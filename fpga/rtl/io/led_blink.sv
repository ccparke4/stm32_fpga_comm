==> flow/design.v <==
`timescale 1ns / 1ps
`timescale 1ns / 1ps        
module led_blink(
    input logic clk,             
    output logic [15:0] led      
 );
    logic [26:0] counter;
    always_ff @(posedge clk) begin
        counter <= counter + 1;
    end
    assign led[0]       = counter[26];       
    assign led [15:1]   = counter[26:12];    
endmodule
-- Tool chain data of led_blink
Tool output for the design above, in the order of the flow.
Lines are those of the file above, counted from 1.
Cell names lack the library's common part.
The mark n/a stands for no value.
- design top: led_blink
- clock: clk
- standard-cell library: sky130hd
- library corner: tt_025C_1v80

-- Elaborated design
Counts by Yosys on the flattened word-level netlist (proc, flatten, opt, wreduce; memories kept). Register bits leave out memories and registers merged into their read ports (data or address); mux counts leave out enables and synchronous resets folded into registers. Print and check cells are left out. Cells with the same type and inputs are merged into one.
- add/subtract/negate cells at 1
- multipliers: 0
- divide/modulo/power cells: 0
- noted order comparisons: 0
- equality and inequality tests at 0
- shifts and indexed selects at 0
- multiplexer cells: 0
- bitwise logic cells: 0
- reductions and logical operators: 0
- operators by type and width (cell ; number):
    adder 27 x 1 -> 27 bit with constant B ; 1
- noted register bits: 27
- bits in latches at 0
- RAM bits: 0
- ROM bits at 0
- word width x clocked read ports: 0
- noted memories kept: 0
- input port bits: 1
- noted output and inout bits: 16
- word-level cells at 2

-- Logic depth
Yosys ltp: most cells in a row. Word level: on the elaborated netlist, between registers, memories and ports. Mapped: between sequential cells and ports; inverters and the memories' decode and read muxes count.
- depth in word-level cells at 1
- noted ABC_AREA: 0
- mapped depth: 5
- depth with buffers taken out at 5

-- Mapped cells and area
The flow's flattened synthesis, as Yosys stat reports it; memories are mapped. The netlist is that of the ABC_AREA named above (0 if unset); the other value can give another one.
- cells by type (type ; number):
    dfxtp_1 ; 27
    buf_4 ; 16
    xnor2_1 ; 13
    xor2_1 ; 12
    nand4_1 ; 10
    nand3_1 ; 10
    nor3_2 ; 3
    nand2_1 ; 6
    nor2_1 ; 5
    nor4_1 ; 3
    and4_1 ; 2
    nor3_1 ; 3
    ha_1 ; 1
    or4_4 ; 1
    nand3_2 ; 1
    and3_1 ; 1
    nand2_2 ; 1
    inv_1 ; 1
- mapped cells: 116
- synthesis area: 1164.9 um^2
- sequential part of the area: 540.5 um^2
- mapped flip-flops at 27
- buffers: 16

-- Worst setup path after synthesis
OpenSTA on the mapped netlist: ideal clock, no wires. The path of least setup slack (recovery checks aside). Input and output delay are each 20% of the period. Register names are those of the netlist, which keeps one name where synthesis merged equal registers.
- kind: register to register
- start: reg counter[0]
- end: reg counter[26]
- period: 1840 ps
- noted setup time: 72 ps
- arrival time at 1549 ps
- required time: 1768 ps
- setup slack: 220 ps
- delay of the path: 1621 ps
- stages on the path at 6
- noted buffers on the path: 0
- synthesis period reached at 1620 ps
"delay of the path" is the arrival time less input delay plus setup time.
"stages on the path": output pins that drive a net of the path, with the launching flip-flop's if there is one; two outputs of one cell count as two.
"synthesis period reached" = period - worst setup slack (recovery checks aside). The figure is calculated, with input and output delays left at 20% of the set period.
Between the ends stands the longest chain of elaborated cells between them, by number of cells; it is not shown to be the way that was timed. Of several equally long chains one is given.
A line is the first line of the expression or statement that the cell stems from. Yosys adds cells for indexed reads and writes and turns some case tables into memories.
- cells stage by stage: dfxtp_1 > ha_1 > nand2_2 > or4_4 > nor3_2 > xor2_1
- cells in the longest elaborated chain at 1
- ends and longest elaborated chain, post-synthesis (element ; RTL line ; RTL):
    start, declared ; 7 ; logic [26:0] counter;
    start, assigned ; 9 ; counter <= counter + 1;
    adder 27 x 1 -> 27 bit ; 9 ;
    end, assigned ; 9 ;
    end, declared ; 7 ;

-- Path in the finished layout
Path of least setup slack in the final report of flow run A (OpenROAD, finished layout, wires in). Where an end is a register, its clock arrival counts in the times.
The path's times are printed in steps of 10 ps; the period is the one set.
- kind: register to output
- start: reg counter[14]
- end: out led[3]
- period: 2910 ps
- output delay at 580 ps
- arrival time at 1400 ps
- required time: 2330 ps
- setup slack: 920 ps
- stages on the path at 2
- noted buffers on the path: 1
- cells stage by stage: dfxtp_1 > clkdlybuf4s50_1
- cells in the longest elaborated chain at 0
- ends and longest elaborated chain, post-layout (element ; RTL line ; RTL):
    start, declared ; 7 ; logic [26:0] counter;
    start, assigned ; 9 ; counter <= counter + 1;
    end, declared ; 5 ; output logic [15:0] led

Lab notebook: led_blink

Module led_blink, platform sky130hd: 2 stored runs of the flow (Yosys, OpenROAD) with differing settings, in no particular order. Input and output delays are each 20% of the period that was set; the output load is 0.01 pF.
By "reached clock period" is meant the clock period of the run minus its worst setup slack. This is arithmetic on one report: input and output delays are still those of the set period (20% each).
"time on the worst setup path" = time allowed to the worst setup path (clock period - input delay - output delay, where it has them) - its slack; a late launch clock adds to it, a late capture clock takes from it.
"power" rests on the timing tool's default activity at the inputs, not on a simulated workload.
"time on the worst setup path" is given in steps of 10 ps.

Flow run A
Settings were period_ns = 2.91; CORE_UTILIZATION = 36; PLACE_DENSITY_LB_ADDON = 0.26; CORE_ASPECT_RATIO = 0.89; TNS_END_PERCENT = 55; CTS_CLUSTER_SIZE = 36; SLEW_MARGIN = 20; MIN_ROUTING_LAYER = met1; CAP_MARGIN = 20; CORE_MARGIN = 2
- overall die area at 3707.6 um^2
- noted the setup total negative slack: 0 ps
- power: 526.9 uW
- time on the worst setup path at 1400 ps
- worst setup path type: register to output
- worst setup slack after layout at 923 ps
- noted the standard-cell area of the final layout: 1283.7 um^2
- area of the synthesized netlist at 1164.9 um^2
- reached clock period: 1987 ps
- noted the lowest hold slack: 415 ps

Flow run B
Settings were period_ns = 3.13; CAP_MARGIN = 20; CORE_MARGIN = 2; CORE_UTILIZATION = 40; SLEW_MARGIN = 20
- noted the setup total negative slack: 0 ps
- reached clock period: 1999 ps
- worst setup slack after layout at 1131 ps
- overall die area at 3359.9 um^2
- area of the synthesized netlist at 1164.9 um^2
- power: 491.8 uW
- noted the standard-cell area of the final layout: 1271.2 um^2
- time on the worst setup path at 1370 ps
- worst setup path type: register to output
- noted the lowest hold slack: 421 ps
